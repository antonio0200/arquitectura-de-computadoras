==> flow/design.v <==
`timescale 1ns/1ns
module MemoriaInstrucciones(
    input [7:0] addr,
    output reg [17:0] instruccion
);
reg [17:0] memoria[0:255];
initial begin
    memoria[0] = {5'd0, 5'd1, 5'd2, 3'b000};   
    memoria[1] = {5'd3, 5'd4, 5'd5, 3'b001};   
    memoria[2] = {5'd6, 5'd7, 5'd8, 3'b010};   
    memoria[3] = {5'd9, 5'd10, 5'd11, 3'b000};  
    memoria[4] = {5'd12, 5'd13, 5'd14, 3'b001};  
    memoria[5] = {5'd15, 5'd16, 5'd17, 3'b010};  
end
always @* begin
    instruccion = memoria[addr];
end
endmodule
`timescale 1ns/1ns
module ProgramCounter(
    input clk,
    input reset,
    input [7:0] next_addr,
    output reg [7:0] current_addr
);
always @(posedge clk or posedge reset) begin
    if (reset)
        current_addr <= 8'b0;
    else
        current_addr <= next_addr;
end
endmodule
`timescale 1ns/1ns
module FetchUnit(
    input clk,
    input reset,
    output [17:0] instruccion_actual,
    output [7:0] pc_current   
);
wire [7:0] pc_addr;
wire [7:0] next_addr;
assign next_addr = pc_addr + 1;   
assign pc_current = pc_addr;      
ProgramCounter pc(
    .clk(clk),
    .reset(reset),
    .next_addr(next_addr),
    .current_addr(pc_addr)
);
MemoriaInstrucciones mem_inst(
    .addr(pc_addr),
    .instruccion(instruccion_actual)
);
endmodule
Tool chain data of FetchUnit
Tool output for the design above, in the order of the flow.
Line numbers count from 1 in the design file above.
Operators: Yosys type, input widths -> output width; for muxes data width and select width s.
Library cell names are shortened.
A cell with - has no value.
- top: FetchUnit
- clock input: clk
- cell library: sky130hd
- library corner: tt_025C_1v80

Elaborated design
Counts by Yosys on the flattened word-level netlist (proc, flatten, opt, wreduce; memories kept). Register bits leave out memories and registers merged into their read ports (data or address); mux counts leave out enables and synchronous resets folded into registers. Print and check cells are left out. Cells with the same type and inputs are merged into one.
Memory sizes are those after Yosys's memory passes, which may raise the word count (mostly to a power of two), join words into wider ones and drop unused or constant bits.
- noted add/subtract/negate cells: 1
- operator list (operator ; number):
    $add 8x1->8 const B ; 1
- noted memories: 1
- cells after elaboration at 3
- noted ROM bits: 4096
- noted output and inout bits: 26
- bits in registers: 8
- memories (name ; words ; bits a word ; rd ports ; wr ports ; line ; text):
    mem_inst.memoria ; 256 ; 16 ; 1 ; 0 ; 6 ; reg [17:0] memoria[0:255];

Logic depth
Yosys ltp: most cells in a row. Word level: on the elaborated netlist, between registers, memories and ports. Mapped: between sequential cells and ports; inverters and the memories' decode and read muxes count.
- noted depth in word-level cells: 1
- ABC_AREA at 0
- depth in mapped cells at 5
- noted gate-level depth less buffers: 4

Synthesis result
Source: synth_stat.txt of the flow (Yosys; design flattened, memories mapped). It holds for the ABC_AREA given above (unset counts as 0); a run with the other value may have another netlist.
Totals and module areas in this step are rounded.
- noted standard cells after synthesis: 56
- noted sequential part of the area: 200 um^2
- flip-flops: 8
- buffer cells: 7
- chip area (Yosys) at 528 um^2
- cell types (cell ; number ; total area (um^2)):
    dfrtp_1 ; 8 ; 200.192
    ha_1 ; 6 ; 75.072
    buf_4 ; 6 ; 45.043
    inv_1 ; 8 ; 30.029
    nand2_1 ; 7 ; 26.275
    xnor2_1 ; 3 ; 26.275
    nand3_4 ; 1 ; 17.517
    xor2_1 ; 2 ; 17.517
    a21oi_1 ; 3 ; 15.014
    buf_6 ; 1 ; 11.261
    nand3_1 ; 2 ; 10.01
    nor3_2 ; 1 ; 10.01
    a21o_1 ; 1 ; 7.507
    nor2_1 ; 2 ; 7.507
    o21a_1 ; 1 ; 7.507
    and3_1 ; 1 ; 6.256
    or2_1 ; 1 ; 6.256
    o21ai_0 ; 1 ; 5.005
    conb_1 ; 1 ; 3.754
By module: a second synthesis without flattening, with its own total; a netlist apart from the flattened one above.
- cells (unflattened synthesis) at 57
- area (unflattened synthesis) at 529 um^2
Each row is one instance without its submodules.
- modules (module ; cells ; area (um^2) ; instances):
    MemoriaInstrucciones ; 32 ; 209 ; 1
    ProgramCounter ; 9 ; 204 ; 1
    FetchUnit ; 16 ; 116 ; 1

Worst setup path after synthesis
Source: OpenSTA report_checks on the synthesized netlist (no wires, ideal clock, input and output delay 20% of the period each), path of least setup slack; recovery checks are left aside. Register names are those of the netlist, which keeps one name where synthesis merged equal registers.
- path kind: reg-to-output
- from: register pc.current_addr[0]
- to: output instruccion_actual[8]
- path slack at 135 ps
- data required time: 1480 ps
- buffers on the path at 0
- noted period: 1850 ps
- noted delay of the path: 1345 ps
- stages on the path: 5
- arrival at 1345 ps
- noted output delay: 370 ps
- synthesis period reached at 1715 ps
"delay of the path" is the arrival time less input delay plus setup time.
A path that ends at an output port has no setup time.
"stages on the path" counts driving pins, that of a launching flip-flop among them; a cell with two outputs on the path counts twice.
"synthesis period reached" = period - worst setup slack (recovery checks aside). The figure is calculated, with input and output delays left at 20% of the set period.
The rows between start and end are the longest chain of elaborated cells between them; the timing report does not say that the signal goes this way. Where chains are equally long, one stands for them.
A line is the first line of the expression or statement that the cell stems from. Yosys adds cells for indexed reads and writes and turns some case tables into memories.
The chain passes a memory read, where the word-level depth is cut; so it can be longer than that depth.
- cell sequence: dfrtp_1 -> inv_1 -> ha_1 -> or2_1 -> o21a_1
- noted cells in the longest elaborated chain: 1
- elaborated cells between the ends (all ways) at 1
- those cells by class: 1 x memory
- RTL lines, path post-synthesis (item ; line ; text):
    from (decl) ; 24 ; output reg [7:0] current_addr
    from (assign) ; 28 ; current_addr <= 8'b0;
    from (assign) ; 30 ; current_addr <= next_addr;
    $mem_v2 256x16 ; 6 ; reg [17:0] memoria[0:255];
    to (decl) ; 37 ; output [17:0] instruccion_actual,
Nets of the timed path that keep an RTL name, with a line that drives or declares them; the list need not be complete.
- nets with RTL names, path post-synthesis (net ; line ; text):
    next_addr[0] ; 42 ; assign next_addr = pc_addr + 1;
    instruccion_actual[15] ; 16 ; instruccion = memoria[addr];

Subject: FetchUnit on sky130hd, stored results

Hello all,

Record of 2 stored runs of the RTL-to-layout flow on FetchUnit, platform sky130hd. The runs are unordered. Constraints: input delay and output delay 20% of the set period each, output load 0.01 pF.

Run A

==> flow/run.sh <==
#!/bin/bash
# the make line also repeats the synthesis and layout settings of config.mk as NAME=value (left out here)
make -C /OpenROAD-flow-scripts/flow DESIGN_CONFIG=/design/flow/config.mk WORK_HOME=/design/flow/orfs CLKGATE_MAP_FILE= finish
==> flow/config.mk <==
export PLATFORM = sky130hd
export DESIGN_NAME = FetchUnit
export DESIGN_NICKNAME = FetchUnit
export VERILOG_FILES = /design/flow/design.v
export SDC_FILE = /design/flow/constraint.sdc
export NUM_CORES = 4
export LEC_CHECK = 0
export ABC_AREA = 0
export CAP_MARGIN = 20
export CELL_PAD_IN_SITES_DETAIL_PLACEMENT = 1
export CORE_MARGIN = 2
export CORE_UTILIZATION = 55
export CTS_CLUSTER_DIAMETER = 389
export MIN_ROUTING_LAYER = met2
export PLACE_DENSITY_LB_ADDON = 0.07
export SLEW_MARGIN = 10
export TNS_END_PERCENT = 40
==> flow/constraint.sdc <==
create_clock -name core_clock -period 1.6 [get_ports {clk}]
set_input_delay 0.3200 -clock core_clock [delete_from_list [all_inputs] [get_ports {clk}]]
set_output_delay 0.3200 -clock core_clock [all_outputs]
set_load 0.01 [all_outputs]

Run A: unfinished; error DPL-0033 in placement.

Run B

==> flow/run.sh <==
#!/bin/bash
# the make line also repeats the synthesis and layout settings of config.mk as NAME=value (left out here)
make -C /OpenROAD-flow-scripts/flow DESIGN_CONFIG=/design/flow/config.mk WORK_HOME=/design/flow/orfs CLKGATE_MAP_FILE= finish
==> flow/config.mk <==
export PLATFORM = sky130hd
export DESIGN_NAME = FetchUnit
export DESIGN_NICKNAME = FetchUnit
export VERILOG_FILES = /design/flow/design.v
export SDC_FILE = /design/flow/constraint.sdc
export NUM_CORES = 4
export LEC_CHECK = 0
export ABC_AREA = 0
export CAP_MARGIN = 20
export CELL_PAD_IN_SITES_DETAIL_PLACEMENT = 1
export CELL_PAD_IN_SITES_GLOBAL_PLACEMENT = 2
export CORE_MARGIN = 2
export CORE_UTILIZATION = 62
export CTS_CLUSTER_DIAMETER = 353
export GPL_ROUTABILITY_DRIVEN = 1
export GPL_TIMING_DRIVEN = 1
export HOLD_SLACK_MARGIN = 0.12
export PLACE_DENSITY = 0.75
export SETUP_SLACK_MARGIN = 0.51
export SLEW_MARGIN = 25
==> flow/constraint.sdc <==
create_clock -name core_clock -period 2.28 [get_ports {clk}]
set_input_delay 0.4560 -clock core_clock [delete_from_list [all_inputs] [get_ports {clk}]]
set_output_delay 0.4560 -clock core_clock [all_outputs]
set_load 0.01 [all_outputs]

Run B: unfinished; error PDN-0185 in floorplanning.

Thanks
